==> flow/design.v <==
module sevenseg_mux #(
    parameter CLK_FREQ_HZ = 100_000_000,         
    parameter REFRESH_RATE_HZ = 1000             
) (
    input  wire        clk,
    input  wire        rst_n,
    input  wire [15:0] seg_data,
    output wire [6:0]  seg_cathode,   
    output wire [3:0]  seg_anode      
);
    localparam integer COUNTER_MAX = CLK_FREQ_HZ / (REFRESH_RATE_HZ * 4) - 1;
    localparam integer COUNTER_WIDTH = $clog2(COUNTER_MAX + 1);
    reg [COUNTER_WIDTH-1:0] counter_reg;
    reg [1:0]               digit_sel_reg;       
    reg [3:0]               current_digit;       
    reg [6:0]               seg_cathode_reg;
    reg [3:0]               seg_anode_reg;
    assign seg_cathode = seg_cathode_reg;
    assign seg_anode   = seg_anode_reg;
    always @(posedge clk) begin
        if (!rst_n) begin
            counter_reg   <= {COUNTER_WIDTH{1'b0}};
            digit_sel_reg <= 2'b00;
        end else begin
            if (counter_reg == COUNTER_MAX[COUNTER_WIDTH-1:0]) begin
                counter_reg   <= {COUNTER_WIDTH{1'b0}};
                digit_sel_reg <= digit_sel_reg + 2'b01;
            end else begin
                counter_reg   <= counter_reg + 1'b1;
            end
        end
    end
    always @(*) begin
        case (digit_sel_reg)
            2'b00:   current_digit = seg_data[3:0];     
            2'b01:   current_digit = seg_data[7:4];     
            2'b10:   current_digit = seg_data[11:8];    
            2'b11:   current_digit = seg_data[15:12];   
            default: current_digit = 4'h0;
        endcase
    end
    always @(*) begin
        case (current_digit)
            4'h0: seg_cathode_reg = 7'b1000000;   
            4'h1: seg_cathode_reg = 7'b1111001;   
            4'h2: seg_cathode_reg = 7'b0100100;   
            4'h3: seg_cathode_reg = 7'b0110000;   
            4'h4: seg_cathode_reg = 7'b0011001;   
            4'h5: seg_cathode_reg = 7'b0010010;   
            4'h6: seg_cathode_reg = 7'b0000010;   
            4'h7: seg_cathode_reg = 7'b1111000;   
            4'h8: seg_cathode_reg = 7'b0000000;   
            4'h9: seg_cathode_reg = 7'b0010000;   
            4'hA: seg_cathode_reg = 7'b0001000;   
            4'hB: seg_cathode_reg = 7'b0000011;   
            4'hC: seg_cathode_reg = 7'b1000110;   
            4'hD: seg_cathode_reg = 7'b0100001;   
            4'hE: seg_cathode_reg = 7'b0000110;   
            4'hF: seg_cathode_reg = 7'b0001110;   
            default: seg_cathode_reg = 7'b1111111;   
        endcase
    end
    always @(*) begin
        case (digit_sel_reg)
            2'b00:   seg_anode_reg = 4'b1110;   
            2'b01:   seg_anode_reg = 4'b1101;   
            2'b10:   seg_anode_reg = 4'b1011;   
            2'b11:   seg_anode_reg = 4'b0111;   
            default: seg_anode_reg = 4'b1111;   
        endcase
    end
endmodule
* From RTL to reports: sevenseg_mux
What the tools print for sevenseg_mux, step after step.
Lines are those of the file above, counted from 1.
Operators carry their Yosys type and port widths (W data, S select, Z words).
Library cell names are shortened.
Not given: -
- Top module :: sevenseg_mux
- Clock :: clk
- Library :: sky130hd
- Timing corner :: tt_025C_1v80

* Elaborated design
Counts by Yosys on the flattened word-level netlist (proc, flatten, opt, wreduce; memories kept). Register bits leave out memories and registers merged into their read ports (data or address); mux counts leave out enables and synchronous resets folded into registers. Print and check cells are left out. Cells with the same type and inputs are merged into one.
Yosys's memory passes give these memory sizes; they may raise the number of words (mostly to a power of two), join words into wider ones and drop unused or constant bits.
- Word-level cells :: 14
- Input bits :: 18
- Output and inout port bits :: 11
- Bits in read-only memories :: 112
- Memories kept :: 1
- Register bits :: 17
** Memories
- (name not given) :: words 16, width 7, rd ports 1, write ports 0, RTL line 43 : case (current_digit)
- Equality and inequality tests :: 4
- Multiplexer cells :: 2
- Add/subtract/negate cells :: 2
- Bitwise logic cells :: 1
- Reduce/logical cells :: 2
** Operators with widths (count)
- $pmux W4 S4 :: 2
- $add A15 B1 Y15 const B :: 1
- $eq A15 B15 Y1 const B :: 1
- $eq A2 B2 Y1 const B :: 2
- $add A2 B1 Y2 const B :: 1
- $eq A2 B1 Y1 const B :: 1
- $logic_not A2 Y1 :: 1
- $reduce_or A2 Y1 :: 1
- $not A1 Y1 :: 1

* Logic depth
Depth = most cells in a row (Yosys ltp): at word level without a register or memory, in the mapped netlist without a sequential cell, where the memories' decode and read muxes count.
- Depth in word-level cells :: 2
- ABC_AREA :: 0
- Depth in mapped cells :: 9
- Depth with buffers taken out :: 9

* Synthesis result
Source: synth_stat.txt of the flow (Yosys; design flattened, memories mapped). It holds for the ABC_AREA given above (unset counts as 0); a run with the other value may have another netlist.
Totals and module areas in this step are rounded.
** Cell types
- dfxtp_1 :: count 17, total area 340.326 um^2
- ha_1 :: count 11, total area 137.632 um^2
- mux2i_1 :: count 10, total area 100.096 um^2
- xor2_1 :: count 7, total area 61.309 um^2
- nor2_1 :: count 14, total area 52.55 um^2
- xnor2_1 :: count 6, total area 52.55 um^2
- inv_1 :: count 11, total area 41.29 um^2
- a222oi_1 :: count 3, total area 30.029 um^2
- nand2_1 :: count 8, total area 30.029 um^2
- nand3_1 :: count 6, total area 30.029 um^2
- and3_1 :: count 4, total area 25.024 um^2
- nand4_1 :: count 4, total area 25.024 um^2
- o22ai_1 :: count 4, total area 25.024 um^2
- or3_1 :: count 3, total area 18.768 um^2
- buf_2 :: count 3, total area 15.014 um^2
- mux2_4 :: count 1, total area 15.014 um^2
- nor3b_1 :: count 2, total area 15.014 um^2
- o21ai_0 :: count 3, total area 15.014 um^2
Other cell types: 16; their cells: 18.
- Sequential area :: 340 um^2
- Buffer cells :: 4
- Cell area after synthesis :: 1200 um^2
- Mapped cells :: 135
- Mapped flip-flops :: 17

* Timing after synthesis
Path of least setup slack by OpenSTA after synthesis, without wires, with an ideal clock, recovery checks aside; 20% of the period is set as input and as output delay. Where synthesis merged equal registers, the netlist keeps one of their names.
- Kind :: input port to output port
- From :: input seg_data[13]
- To :: output seg_cathode[0]
- Period :: 3.33 ns
- Time at the first pin :: 0.666 ns
- Arrival time :: 2.023 ns
- Driving pins on the path :: 7
- Required time :: 2.664 ns
- Buffers on the path :: 0
- Delay of the path :: 1.357 ns
- Output delay :: 0.666 ns
- Path slack :: 0.641 ns
- Input delay :: 0.666 ns
- Period reached after synthesis :: 2.689 ns
"delay of the path" is the arrival time less input delay plus setup time.
At an output port there is no setup time.
"driving pins on the path" counts driving pins, that of a launching flip-flop among them; a cell with two outputs on the path counts twice.
"period reached after synthesis" is the clock period less the worst setup slack; recovery checks do not enter. This is arithmetic on one report: input and output delays are still those of the set period (20% each).
Between the ends stands the longest chain of elaborated cells between them, by number of cells; it is not shown to be the way that was timed. Of several equally long chains one is given.
Each line given opens the expression or statement behind the cell; cells for indexed reads and writes are added by Yosys, which also makes memories of some case tables.
The chain passes a memory read, where the word-level depth is cut; so it can be longer than that depth.
- Cell sequence :: a22oi_1 > nand2_1 > mux2i_1 > inv_1 > ha_1 > and3_2 > a221o_1
- Length of the longest elaborated chain :: 2
- Elaborated cells between the ends (all ways) :: 2
- RTL lines with such cells :: 2
- Classes of those cells :: 1 x mux; 1 x memory
** Ends and longest elaborated chain, after synthesis
- start, declared :: RTL line 7 : input  wire [15:0] seg_data,
- $pmux W4 S4 :: RTL line 34 : case (digit_sel_reg)
- $mem_v2 Z16 W7 :: RTL line 43 : case (current_digit)
- end, declared :: RTL line 8 : output wire [6:0]  seg_cathode,

* Path in the finished layout
Path of least setup slack in the final report of entry A (OpenROAD, finished layout, wires in). Where an end is a register, its clock arrival counts in the times.
- Kind :: flip-flop to output port
- From :: register digit_sel_reg[0]
- To :: output seg_cathode[0]
- Driving pins on the path :: 10
- Time at the first pin :: 0.30 ns
- Arrival time :: 2.30 ns
- Required time :: 1.45 ns
- Output delay :: 0.36 ns
- Path slack :: -0.85 ns
- Period :: 1.81 ns
- Buffers on the path :: 1
Between the ends stands the longest chain of elaborated cells between them, by number of cells; it is not shown to be the way that was timed. Of several equally long chains one is given.
The chain passes a memory read, where the word-level depth is cut; so it can be longer than that depth.
- Cell sequence :: dfxtp_4 > inv_4 > ha_4 > a222oi_1 > mux2_4 > inv_4 > ha_4 > and3_4 > a221o_1 > buf_2
- Length of the longest elaborated chain :: 3
- Elaborated cells between the ends (all ways) :: 6
- Classes of those cells :: 3 x eq/ne; 1 x mux; 1 x reduce/logical; 1 x memory
** Ends and longest elaborated chain, after layout
- start, declared :: RTL line 14 : reg [1:0]               digit_sel_reg;
- start, assigned :: RTL line 23 : digit_sel_reg <= 2'b00;
- start, assigned :: RTL line 27 : digit_sel_reg <= digit_sel_reg + 2'b01;
- $eq A2 B2 Y1 :: RTL line 34 : case (digit_sel_reg)
- $pmux W4 S4 :: RTL line 34
- $mem_v2 Z16 W7 :: RTL line 43 : case (current_digit)
- end, declared :: RTL line 8 : output wire [6:0]  seg_cathode,

==> runs of sevenseg_mux <==
Measured results for sevenseg_mux: 2 stored runs of the Yosys and OpenROAD flow on sky130hd. The settings differ; the order carries no meaning. The constraints put input and output delay at 20% of the set period each and load the outputs with 0.01 pF.
"achieved clock period": clock period set for the run, less the worst setup slack. It is reckoned from that one timing run; input and output delays stay at 20% of the period that was set.
By "worst setup path time" is meant the share of the clock period that the worst setup path is allowed (20% is reserved at inputs, 20% at outputs), minus its slack. Clock arrival times at its registers enter into it.
"total power of the final layout": no workload was simulated; the value follows from the tool's default switching activity.
Values from the reports are rounded here.

* Entry A
** Files
==> flow/run.sh <==
#!/bin/bash
# the make line also repeats the synthesis and layout settings of config.mk as NAME=value (left out here)
make -C /OpenROAD-flow-scripts/flow DESIGN_CONFIG=/design/flow/config.mk WORK_HOME=/design/flow/orfs CLKGATE_MAP_FILE= finish
==> flow/config.mk <==
export PLATFORM = sky130hd
export DESIGN_NAME = sevenseg_mux
export DESIGN_NICKNAME = sevenseg_mux
export VERILOG_FILES = /design/flow/design.v
export SDC_FILE = /design/flow/constraint.sdc
export NUM_CORES = 4
export LEC_CHECK = 0
export ABC_AREA = 0
export CAP_MARGIN = 20
export CORE_MARGIN = 8
export CORE_UTILIZATION = 36
export CTS_CLUSTER_DIAMETER = 363
export MIN_ROUTING_LAYER = met1
export PLACE_DENSITY_LB_ADDON = 0.09
export SLEW_MARGIN = 20
==> flow/constraint.sdc <==
create_clock -name core_clock -period 1.81 [get_ports {clk}]
set_input_delay 0.3620 -clock core_clock [delete_from_list [all_inputs] [get_ports {clk}]]
set_output_delay 0.3620 -clock core_clock [all_outputs]
set_load 0.01 [all_outputs]
** Results
- Standard-cell area of the final layout :: 1800 um^2
- Achieved clock period :: 2.658 ns
- Die footprint :: 5300 um^2
- Final setup TNS :: -5.6 ns
- Total power of the final layout :: 0.76 mW
- Post-route worst hold slack :: 0.46 ns
- Area of the synthesized netlist :: 1200 um^2
- Utilization after routing :: 0.57
- Lowest setup slack :: -0.85 ns
- Worst setup path time :: 2.30 ns
- Kind of the worst setup path :: flip-flop to output port

* Entry B
** Files
==> flow/run.sh <==
#!/bin/bash
# the make line also repeats the synthesis and layout settings of config.mk as NAME=value (left out here)
make -C /OpenROAD-flow-scripts/flow DESIGN_CONFIG=/design/flow/config.mk WORK_HOME=/design/flow/orfs CLKGATE_MAP_FILE= finish
==> flow/config.mk <==
export PLATFORM = sky130hd
export DESIGN_NAME = sevenseg_mux
export DESIGN_NICKNAME = sevenseg_mux
export VERILOG_FILES = /design/flow/design.v
export SDC_FILE = /design/flow/constraint.sdc
export NUM_CORES = 4
export LEC_CHECK = 0
export ABC_AREA = 0
export CAP_MARGIN = 25
export CELL_PAD_IN_SITES_DETAIL_PLACEMENT = 2
export CORE_ASPECT_RATIO = 0.55
export CORE_MARGIN = 2
export CORE_UTILIZATION = 46
export CTS_CLUSTER_SIZE = 61
export SETUP_SLACK_MARGIN = 0.68
export SLEW_MARGIN = 20
==> flow/constraint.sdc <==
create_clock -name core_clock -period 2.39 [get_ports {clk}]
set_input_delay 0.4780 -clock core_clock [delete_from_list [all_inputs] [get_ports {clk}]]
set_output_delay 0.4780 -clock core_clock [all_outputs]
set_load 0.01 [all_outputs]
** Results
Did not finish, placement stopped with DPL-0033.
