==> flow/design.v <==
module irq_ctrl #(
    parameter CLK_FREQ_HZ = 100_000_000,         
    parameter DEBOUNCE_MS = 20                   
) (
    input  wire  clk,
    input  wire  rst_n,
    input  wire  ext_irq_in,
    output wire  irq_pulse_out
);
    localparam integer DEBOUNCE_COUNT = (CLK_FREQ_HZ / 1000) * DEBOUNCE_MS;
    localparam integer COUNTER_WIDTH = $clog2(DEBOUNCE_COUNT + 1);
    reg [COUNTER_WIDTH-1:0] debounce_counter;
    reg                      ext_irq_sync_1;      
    reg                      ext_irq_sync_2;      
    reg                      ext_irq_stable;      
    reg                      ext_irq_d1;          
    wire                     ext_irq_posedge;     
    reg                      irq_pulse_reg;
    assign irq_pulse_out = irq_pulse_reg;
    always @(posedge clk) begin
        if (!rst_n) begin
            ext_irq_sync_1 <= 1'b0;
            ext_irq_sync_2 <= 1'b0;
        end else begin
            ext_irq_sync_1 <= ext_irq_in;       
            ext_irq_sync_2 <= ext_irq_sync_1;   
        end
    end
    always @(posedge clk) begin
        if (!rst_n) begin
            debounce_counter <= {COUNTER_WIDTH{1'b0}};
            ext_irq_stable   <= 1'b0;
        end else begin
            if (ext_irq_sync_2 != ext_irq_stable) begin
                if (debounce_counter == DEBOUNCE_COUNT[COUNTER_WIDTH-1:0]) begin
                    ext_irq_stable   <= ext_irq_sync_2;
                    debounce_counter <= {COUNTER_WIDTH{1'b0}};
                end else begin
                    debounce_counter <= debounce_counter + 1'b1;
                end
            end else begin
                debounce_counter <= {COUNTER_WIDTH{1'b0}};
            end
        end
    end
    always @(posedge clk) begin
        if (!rst_n) begin
            ext_irq_d1 <= 1'b0;
        end else begin
            ext_irq_d1 <= ext_irq_stable;
        end
    end
    assign ext_irq_posedge = ext_irq_stable & ~ext_irq_d1;
    always @(posedge clk) begin
        if (!rst_n) begin
            irq_pulse_reg <= 1'b0;
        end else begin
            irq_pulse_reg <= ext_irq_posedge;
        end
    end
endmodule
# Tool chain data of irq_ctrl
# Tool output for the design above, in the order of the flow.
# Lines are those of the file above, counted from 1.
# Library cell names are shortened.
# A cell with - has no value.
# inputs
top_module	irq_ctrl
clk_port	clk
library	sky130hd
corner	tt_025C_1v80

# Word-level counts
# Yosys after proc, flatten, opt, wreduce and memory -nomap, before mapping. Enables and synchronous resets that opt folds into registers are not counted as muxes. Memory bits, and registers merged into a memory's read port (data or address), are not among the register bits. Print and check cells are not counted. Equal cells are merged and count once.
# word_totals
ff_bits	26
out_inout_bits	1
wordCells	15
# op_classes
addsub	1
eq_ne	2
bitwise	4
n_reduce_logical	2
# op_table
cell	n
21-bit by 1-bit adder with 21-bit output (second input constant)	1
21-bit == test (second input constant)	1
1-bit NOT	3
3-bit OR reduction	1
2-bit AND reduction	1
1-bit != test	1
1-bit AND	1

# Logic depth
# Depth = most cells in a row (Yosys ltp): at word level without a register or memory, in the mapped netlist without a sequential cell, where the memories' decode and read muxes count.
# logic_depth
depth_word	3
abc_area	0
mapped_depth	7

# After synthesis
# Yosys stat after the flow's synthesis: flattened, memories mapped to cells. It holds for the ABC_AREA given above (unset counts as 0); a run with the other value may have another netlist.
# Totals and module areas in this step are rounded.
# by_type
type	n	area_total_um2
dfxtp_1	26	520.499
xnor2_1	7	61.309
nor2_1	16	60.058
xor2_1	6	52.55
nand4_1	7	43.792
or3_1	6	37.536
or4_1	5	37.536
a21oi_1	7	35.034
inv_1	9	33.782
nand3_1	6	30.029
ha_1	2	25.024
o21ai_0	5	25.024
o31ai_1	3	22.522
and2_1	3	18.768
nand2_1	5	18.768
nor4b_1	2	17.517
or3_2	2	15.014
nor2b_1	2	12.512
# Not listed: further types 7, cells in them 10.
# mapped
cell_count	129
mapped_area_um2	1124
sequential_area_um2	520.5
flip_flops	26

# Worst setup path after synthesis
# Path of least setup slack by OpenSTA after synthesis, without wires, with an ideal clock, recovery checks aside; 20% of the period is set as input and as output delay. Where synthesis merged equal registers, the netlist keeps one of their names.
# synth_timing
path_kind	flip-flop to flip-flop
from	reg debounce_counter[0]
to	reg debounce_counter[18]
tclk_ps	2300
setup_ps	71
launch_ps	0
t_arrival_ps	1826
required_ps	2229
path_slack_ps	404
delay_ps	1897
driving_pins	7
path_buffers	1
synth_period_reached_ps	1896
# "delay_ps" is the arrival time less input delay plus setup time.
# "driving_pins": output pins that drive a net of the path, with the launching flip-flop's if there is one; two outputs of one cell count as two.
# "synth_period_reached_ps" is the clock period less the worst setup slack; recovery checks do not enter. This is arithmetic on one report: input and output delays are still those of the set period (20% each).
# The rows between start and end are the longest chain of elaborated cells between them; the timing report does not say that the signal goes this way. Where chains are equally long, one stands for them.
# Each line given opens the expression or statement behind the cell; cells for indexed reads and writes are added by Yosys, which also makes memories of some case tables.
# A register here has more assigning lines than the two given.
# synth_between
cell_sequence	dfxtp_1 -> ha_1 -> nand4_1 -> or4_1 -> clkbuf_1 -> or4_1 -> a21oi_1
elab_chain_len	2
cone_cells	3
classes_between	add/sub (1); eq/ne (1); reduce/logical (1)
# synth_rtl
item	line_no	text
start, declared	12	reg [COUNTER_WIDTH-1:0] debounce_counter;
start, assigned	31	debounce_counter <= {COUNTER_WIDTH{1'b0}};
start, assigned	39	debounce_counter <= debounce_counter + 1'b1;
21-bit == test	35	if (debounce_counter == DEBOUNCE_COUNT[COUNTER_WIDTH-1:0]) begin
3-bit OR reduction	-
end, assigned	37	debounce_counter <= {COUNTER_WIDTH{1'b0}};
end, assigned	39
end, declared	12

# Timing after layout
# From the final timing report of flow run 1: the path of least setup slack in the routed layout; clock arrival at registers is part of the times.
# The report prints the path's times to 10 ps; the period is as set.
# layout_timing
path_kind	flip-flop to flip-flop
from	reg debounce_counter[1]
to	reg debounce_counter[20]
tclk_ps	3470
setup_ps	60
launch_ps	280
t_arrival_ps	2290
required_ps	3690
path_slack_ps	1390
driving_pins	6
path_buffers	0
# The rows between start and end are the longest chain of elaborated cells between them; the timing report does not say that the signal goes this way. Where chains are equally long, one stands for them.
# A register here has more assigning lines than the two given.
# layout_between
cell_sequence	dfxtp_1 -> ha_1 -> nand4_1 -> or4_1 -> or4_1 -> a21oi_1
elab_chain_len	2
cone_cells	3
classes_between	add/sub (1); eq/ne (1); reduce/logical (1)
# layout_rtl
item	line_no	text
start, declared	12	reg [COUNTER_WIDTH-1:0] debounce_counter;
start, assigned	31	debounce_counter <= {COUNTER_WIDTH{1'b0}};
start, assigned	39	debounce_counter <= debounce_counter + 1'b1;
21-bit == test	35	if (debounce_counter == DEBOUNCE_COUNT[COUNTER_WIDTH-1:0]) begin
3-bit OR reduction	-
end, assigned	37	debounce_counter <= {COUNTER_WIDTH{1'b0}};
end, assigned	39
end, declared	12

# Settings and measured results of 2 stored flow runs for module irq_ctrl (sky130hd), not sorted in any way. The constraints put input and output delay at 20% of the set period each and load the outputs with 0.01 pF.
# "timing.achieved_period_ps": clock period set for the run, less the worst setup slack. It is reckoned from that one timing run; input and output delays stay at 20% of the period that was set.
# "timing.worst_path_ps" is the time allowed to the run's worst setup path (the clock period less input and output delay, where it has them) less its slack. Clock arrival times count: a late capture clock shortens it, a late launch clock lengthens it.
# "design_power_w": no workload was simulated; the value follows from the tool's default switching activity.
# "timing.worst_path_ps" is known to 10 ps.
# Values from the reports are rounded here.
# Among the settings, . means not set for that run.
run	period_ns	CORE_UTILIZATION	SETUP_SLACK_MARGIN	GPL_TIMING_DRIVEN	CTS_CLUSTER_SIZE	CAP_MARGIN	CORE_MARGIN	SLEW_MARGIN	PLACE_DENSITY_LB_ADDON	CELL_PAD_IN_SITES_GLOBAL_PLACEMENT	TNS_END_PERCENT	ABC_AREA	GPL_ROUTABILITY_DRIVEN	CTS_CLUSTER_DIAMETER	timing.achieved_period_ps	final_cell_area_um2	layout_utilization_pct	timing.setup.ws_ps	yosys.chip_area_um2	design_power_w	fin_tns_ps	final_die_area_um2	timing.worst_path_ps	timing.worst_path_kind
flow run 1	3.47	21	0.42	1	17	20	2	20	.	.	.	.	.	.	2075	1287	25.0	1395	1124	0.0005026	0	5951	2080	flip-flop to flip-flop
flow run 2	2.5	26	.	.	71	20	7	20	0.03	1	10	1	1	52	1627	1550	30.5	873	1361	0.000786	0	7458	1130	flip-flop to output port
