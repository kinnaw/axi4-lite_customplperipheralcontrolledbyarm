==> flow/design.v <==
module axi_lite_if #(
    parameter ADDR_WIDTH = 4,
    parameter DATA_WIDTH = 32
)(
    input  wire                     S_AXI_ACLK,
    input  wire                     S_AXI_ARESETN,
    input  wire [ADDR_WIDTH-1:0]    S_AXI_AWADDR,
    input  wire [2:0]               S_AXI_AWPROT,    
    input  wire                     S_AXI_AWVALID,
    output reg                      S_AXI_AWREADY,
    input  wire [DATA_WIDTH-1:0]    S_AXI_WDATA,
    input  wire [DATA_WIDTH/8-1:0]  S_AXI_WSTRB,     
    input  wire                     S_AXI_WVALID,
    output reg                      S_AXI_WREADY,
    output reg  [1:0]               S_AXI_BRESP,
    output reg                      S_AXI_BVALID,
    input  wire                     S_AXI_BREADY,
    input  wire [ADDR_WIDTH-1:0]    S_AXI_ARADDR,
    input  wire [2:0]               S_AXI_ARPROT,    
    input  wire                     S_AXI_ARVALID,
    output reg                      S_AXI_ARREADY,
    output reg  [DATA_WIDTH-1:0]    S_AXI_RDATA,
    output reg  [1:0]               S_AXI_RRESP,
    output reg                      S_AXI_RVALID,
    input  wire                     S_AXI_RREADY,
    output reg                      reg_wr_en,
    output reg  [ADDR_WIDTH-1:0]    reg_wr_addr,
    output reg  [DATA_WIDTH-1:0]    reg_wr_data,
    output reg  [DATA_WIDTH/8-1:0]  reg_wr_strb,
    output reg                      reg_rd_en,
    output reg  [ADDR_WIDTH-1:0]    reg_rd_addr,
    input  wire [DATA_WIDTH-1:0]    reg_rd_data,
    input  wire                     reg_rd_valid
);
    localparam [1:0] RESP_OKAY   = 2'b00;   
    localparam [1:0] RESP_EXOKAY = 2'b01;   
    localparam [1:0] RESP_SLVERR = 2'b10;   
    localparam [1:0] RESP_DECERR = 2'b11;   
    localparam [2:0] W_IDLE    = 3'b000;
    localparam [2:0] W_ADDR    = 3'b001;
    localparam [2:0] W_DATA    = 3'b010;
    localparam [2:0] W_BOTH    = 3'b011;
    localparam [2:0] W_RESP    = 3'b100;
    reg [2:0] write_state;
    localparam [1:0] R_IDLE    = 2'b00;
    localparam [1:0] R_ADDR    = 2'b01;
    localparam [1:0] R_DATA    = 2'b10;
    reg [1:0] read_state;
    reg [ADDR_WIDTH-1:0] wr_addr_captured;
    reg [DATA_WIDTH-1:0] wr_data_captured;
    reg [DATA_WIDTH/8-1:0] wr_strb_captured;
    always @(posedge S_AXI_ACLK or negedge S_AXI_ARESETN) begin
        if (!S_AXI_ARESETN) begin
            write_state      <= W_IDLE;
            S_AXI_AWREADY    <= 1'b0;
            S_AXI_WREADY     <= 1'b0;
            S_AXI_BVALID     <= 1'b0;
            S_AXI_BRESP      <= RESP_OKAY;
            reg_wr_en        <= 1'b0;
            reg_wr_addr      <= {ADDR_WIDTH{1'b0}};
            reg_wr_data      <= {DATA_WIDTH{1'b0}};
            reg_wr_strb      <= {DATA_WIDTH/8{1'b0}};
            wr_addr_captured <= {ADDR_WIDTH{1'b0}};
            wr_data_captured <= {DATA_WIDTH{1'b0}};
            wr_strb_captured <= {DATA_WIDTH/8{1'b0}};
        end else begin
            reg_wr_en <= 1'b0;
            case (write_state)
                W_IDLE: begin
                    S_AXI_AWREADY <= 1'b1;   
                    S_AXI_WREADY  <= 1'b1;   
                    S_AXI_BVALID  <= 1'b0;
                    if (S_AXI_AWVALID && S_AXI_WVALID) begin
                        wr_addr_captured <= S_AXI_AWADDR;
                        wr_data_captured <= S_AXI_WDATA;
                        wr_strb_captured <= S_AXI_WSTRB;
                        S_AXI_AWREADY    <= 1'b0;
                        S_AXI_WREADY     <= 1'b0;
                        write_state      <= W_BOTH;
                    end else if (S_AXI_AWVALID) begin
                        wr_addr_captured <= S_AXI_AWADDR;
                        S_AXI_AWREADY    <= 1'b0;
                        write_state      <= W_ADDR;
                    end else if (S_AXI_WVALID) begin
                        wr_data_captured <= S_AXI_WDATA;
                        wr_strb_captured <= S_AXI_WSTRB;
                        S_AXI_WREADY     <= 1'b0;
                        write_state      <= W_DATA;
                    end
                end
                W_ADDR: begin
                    S_AXI_WREADY <= 1'b1;
                    if (S_AXI_WVALID) begin
                        wr_data_captured <= S_AXI_WDATA;
                        wr_strb_captured <= S_AXI_WSTRB;
                        S_AXI_WREADY     <= 1'b0;
                        write_state      <= W_BOTH;
                    end
                end
                W_DATA: begin
                    S_AXI_AWREADY <= 1'b1;
                    if (S_AXI_AWVALID) begin
                        wr_addr_captured <= S_AXI_AWADDR;
                        S_AXI_AWREADY    <= 1'b0;
                        write_state      <= W_BOTH;
                    end
                end
                W_BOTH: begin
                    reg_wr_en   <= 1'b1;
                    reg_wr_addr <= wr_addr_captured;
                    reg_wr_data <= wr_data_captured;
                    reg_wr_strb <= wr_strb_captured;
                    S_AXI_BVALID <= 1'b1;
                    S_AXI_BRESP  <= RESP_OKAY;
                    write_state  <= W_RESP;
                end
                W_RESP: begin
                    if (S_AXI_BREADY) begin
                        S_AXI_BVALID <= 1'b0;
                        write_state  <= W_IDLE;
                    end
                end
                default: begin
                    write_state <= W_IDLE;
                end
            endcase
        end
    end
    always @(posedge S_AXI_ACLK or negedge S_AXI_ARESETN) begin
        if (!S_AXI_ARESETN) begin
            read_state    <= R_IDLE;
            S_AXI_ARREADY <= 1'b0;
            S_AXI_RVALID  <= 1'b0;
            S_AXI_RDATA   <= {DATA_WIDTH{1'b0}};
            S_AXI_RRESP   <= RESP_OKAY;
            reg_rd_en     <= 1'b0;
            reg_rd_addr   <= {ADDR_WIDTH{1'b0}};
        end else begin
            reg_rd_en <= 1'b0;
            case (read_state)
                R_IDLE: begin
                    S_AXI_ARREADY <= 1'b1;   
                    S_AXI_RVALID  <= 1'b0;
                    if (S_AXI_ARVALID) begin
                        reg_rd_addr   <= S_AXI_ARADDR;
                        reg_rd_en     <= 1'b1;
                        S_AXI_ARREADY <= 1'b0;
                        read_state    <= R_ADDR;
                    end
                end
                R_ADDR: begin
                    if (reg_rd_valid) begin
                        S_AXI_RDATA  <= reg_rd_data;
                        S_AXI_RRESP  <= RESP_OKAY;
                        S_AXI_RVALID <= 1'b1;
                        read_state   <= R_DATA;
                    end
                end
                R_DATA: begin
                    if (S_AXI_RREADY) begin
                        S_AXI_RVALID <= 1'b0;
                        read_state   <= R_IDLE;
                    end
                end
                default: begin
                    read_state <= R_IDLE;
                end
            endcase
        end
    end
endmodule
Step by step through the tools: axi_lite_if
The steps from the RTL of axi_lite_if to its reports follow in flow order.
Line numbers count from 1 in the design file above.
Library cell names are shortened.
{"block": "design", "top_module": "axi_lite_if", "clock_port": "S_AXI_ACLK", "lib": "sky130hd", "corner": "tt_025C_1v80"}

Word-level counts
Yosys after proc, flatten, opt, wreduce and memory -nomap, before mapping. Memory bits, and registers merged into a memory's read port (data or address), are not among the register bits. Print and check cells are not counted. Equal cells are merged and count once.
{"block": "classes", "equal": 14, "muxes": 38, "n_reduce_logical": 14}
{"block": "op_table", "cell": "32-bit two-way mux", "n": 3}
{"block": "op_table", "cell": "32-bit case mux with 2-bit select", "n": 1}
{"block": "op_table", "cell": "4-bit two-way mux", "n": 5}
{"block": "op_table", "cell": "3-bit two-way mux", "n": 6}
{"block": "op_table", "cell": "4-bit case mux with 2-bit select", "n": 2}
{"block": "op_table", "cell": "3-bit case mux with 5-bit select", "n": 1}
{"block": "op_table", "cell": "2-bit != test (second input constant)", "n": 6}
{"block": "op_table", "cell": "1-bit two-way mux", "n": 12}
{"block": "op_table", "cell": "2-bit AND reduction", "n": 4}
{"block": "op_table", "cell": "3-bit by 2-bit == test with 1-bit output (second input constant)", "n": 2}
{"block": "op_table", "cell": "3-bit AND reduction", "n": 2}
{"block": "op_table", "cell": "3-bit nonzero test", "n": 2}
{"block": "op_table", "cell": "2-bit case mux with 3-bit select", "n": 1}
{"block": "op_table", "cell": "1-bit case mux with 3-bit select", "n": 2}
{"block": "op_table", "cell": "2-bit two-way mux", "n": 3}
{"block": "op_table", "cell": "2-bit nonzero test", "n": 2}
{"block": "op_table", "cell": "4-bit != test (second input constant)", "n": 1}
{"block": "op_table", "cell": "4-bit AND reduction", "n": 1}
{"block": "op_table", "cell": "1-bit case mux with 2-bit select", "n": 2}
{"block": "op_table", "cell": "3-bit by 1-bit == test with 1-bit output (second input constant)", "n": 1}
{"block": "op_table", "cell": "3-bit == test (second input constant)", "n": 1}
{"block": "op_table", "cell": "3-bit != test (second input constant)", "n": 1}
{"block": "op_table", "cell": "3-bit zero test", "n": 1}
{"block": "op_table", "cell": "2-bit by 1-bit == test with 1-bit output (second input constant)", "n": 1}
{"block": "op_table", "cell": "2-bit == test (second input constant)", "n": 1}
{"block": "op_table", "cell": "2-bit zero test", "n": 1}
{"block": "op_table", "cell": "1-bit logical AND", "n": 1}
{"block": "word_totals", "reg_bits": 128, "inputBits": 90, "output_inout_bits": 87, "wordCells": 83}

Depth
Depth = most cells in a row (Yosys ltp): at word level without a register or memory, in the mapped netlist without a sequential cell, where the memories' decode and read muxes count.
{"block": "logic_depth", "depth_word": 4, "abc_area": 0, "depth_mapped": 4, "depth_no_buf": 3}

After synthesis
Source: synth_stat.txt of the flow (Yosys; design flattened, memories mapped). It holds for the ABC_AREA given above (unset counts as 0); a run with the other value may have another netlist.
{"block": "by_type", "type": "dfrtp_1", "n": 129}
{"block": "by_type", "type": "mux2_2", "n": 116}
{"block": "by_type", "type": "dfstp_2", "n": 2}
{"block": "by_type", "type": "buf_6", "n": 4}
{"block": "by_type", "type": "buf_2", "n": 7}
{"block": "by_type", "type": "buf_4", "n": 4}
{"block": "by_type", "type": "nand2_1", "n": 8}
{"block": "by_type", "type": "inv_1", "n": 7}
{"block": "by_type", "type": "a21oi_1", "n": 4}
{"block": "by_type", "type": "o21ai_0", "n": 4}
{"block": "by_type", "type": "o31a_1", "n": 2}
{"block": "by_type", "type": "o21ai_4", "n": 1}
{"block": "by_type", "type": "a311oi_1", "n": 1}
{"block": "by_type", "type": "o221ai_1", "n": 1}
{"block": "by_type", "type": "a211oi_1", "n": 1}
{"block": "by_type", "type": "a21o_1", "n": 1}
{"block": "by_type", "type": "nor2_1", "n": 2}
{"block": "by_type", "type": "o31ai_1", "n": 1}
Other cell types: 5; their cells: 5.
{"block": "mapped", "cells": 300, "mapped_area_um2": 4899.7, "seqArea_um2": 3280.6, "flip_flops": 131}

Timing after synthesis
OpenSTA on the mapped netlist: ideal clock, no wires. The path of least setup slack (recovery checks aside). Input and output delay are each 20% of the period. Register names are those of the netlist, which keeps one name where synthesis merged equal registers.
{"block": "synth_timing", "kind": "register to register", "start": "register write_state", "end": "register (name not given)", "period_ps": 2170, "setup_ps": 125, "arrival_time_ps": 1257, "required_ps": 2045, "slack_ps": 789, "delay_ps": 1382, "stages": 5, "synth_period_reached_ps": 1381}
"delay_ps" = arrival - input delay + setup time.
"stages": output pins that drive a net of the path, with the launching flip-flop's if there is one; two outputs of one cell count as two.
"synth_period_reached_ps" = period - worst setup slack (recovery checks aside). The figure is calculated, with input and output delays left at 20% of the set period.
Where an end lacks its bit number, it is one bit of the signal, or one of the new flip-flops if synthesis recoded a state register.
A register here has more assigning lines than the two given.
{"block": "synth_between", "path_cell_list": "dfstp_2 > buf_6 > o21ai_4 > buf_6 > mux2_2"}
{"block": "synth_lines", "item": "start, declared", "line_no": 44, "source": "reg [2:0] write_state;"}
{"block": "synth_lines", "item": "start, assigned", "line_no": 54, "source": "write_state      <= W_IDLE;"}
{"block": "synth_lines", "item": "start, assigned", "line_no": 79, "source": "write_state      <= W_BOTH;"}
No chain of elaborated cells between the ends is given.

Timing after layout
From the final timing report of job 1: the path of least setup slack in the routed layout; clock arrival at registers is part of the times.
The path's times are printed in steps of 10 ps; the period is the one set.
{"block": "layout_timing", "kind": "register to output", "start": "register S_AXI_BVALID", "end": "output S_AXI_BVALID", "period_ps": 2540, "out_delay_ps": 510, "arrival_time_ps": 1420, "required_ps": 2030, "slack_ps": 610, "stages": 2}
A register here has more assigning lines than the two given.
{"block": "layout_between", "path_cell_list": "dfrtp_1 > clkdlybuf4s50_1", "elab_chain_cells": 0, "cells_between": 0}
{"block": "layout_lines", "item": "start, declared", "line_no": 16, "source": "output reg                      S_AXI_BVALID,"}
{"block": "layout_lines", "item": "start, assigned", "line_no": 57, "source": "S_AXI_BVALID     <= 1'b0;"}
{"block": "layout_lines", "item": "start, assigned", "line_no": 72, "source": "S_AXI_BVALID  <= 1'b0;"}
{"block": "layout_lines", "item": "end, declared", "line_no": 16}

Subject: flow runs of axi_lite_if

Hi,

Flow measurements of axi_lite_if on sky130hd: 2 stored runs with different settings, listed in no order. Input and output delays are each 20% of the period that was set; the output load is 0.01 pF.
"period_reached_ps" means the clock period less the worst setup slack. The figure is calculated, with input and output delays left at 20% of the set period.
By "timing.worst_path_ps" is meant the share of the clock period that the worst setup path is allowed (20% is reserved at inputs, 20% at outputs), minus its slack. Clock arrival times at its registers enter into it.
"power.total_uw": no workload was simulated; the value follows from the tool's default switching activity.
"timing.worst_path_ps" is given in steps of 10 ps.

{"run": "job 1", "settings": { "period_ns": 2.54, "CORE_UTILIZATION": 53, "PLACE_DENSITY_LB_ADDON": 0.1, "HOLD_SLACK_MARGIN": 0.25, "CORE_MARGIN": 2, "CELL_PAD_IN_SITES_GLOBAL_PLACEMENT": 0, "CELL_PAD_IN_SITES_DETAIL_PLACEMENT": 0, "GPL_TIMING_DRIVEN": 0, "GPL_ROUTABILITY_DRIVEN": 1, "CTS_CLUSTER_DIAMETER": 338, "SLEW_MARGIN": 10, "CAP_MARGIN": 20 }, "results": { "yosys_chip_area_um2": 4899.7, "total_die_area_um2": 10030.0, "finalCellArea_um2": 7398.4, "layout_utilization_pct": 81.2, "ws_setup_ps": 613, "total_negative_slack_ps": 0, "power.total_uw": 8824, "period_reached_ps": 1927, "timing.worst_path_ps": 1420, "worst_setup_path_type": "register to output" }}
{"run": "job 2", "settings": { "period_ns": 1.49, "CAP_MARGIN": 20, "CORE_MARGIN": 2, "CORE_UTILIZATION": 40, "SLEW_MARGIN": 20 }, "results": { "yosys_chip_area_um2": 4899.7, "total_die_area_um2": 13150.4, "finalCellArea_um2": 7423.4, "layout_utilization_pct": 62.1, "ws_setup_ps": 101, "total_negative_slack_ps": 0, "power.total_uw": 14375, "period_reached_ps": 1389, "timing.worst_path_ps": 1090, "worst_setup_path_type": "register to output" }}

Regards
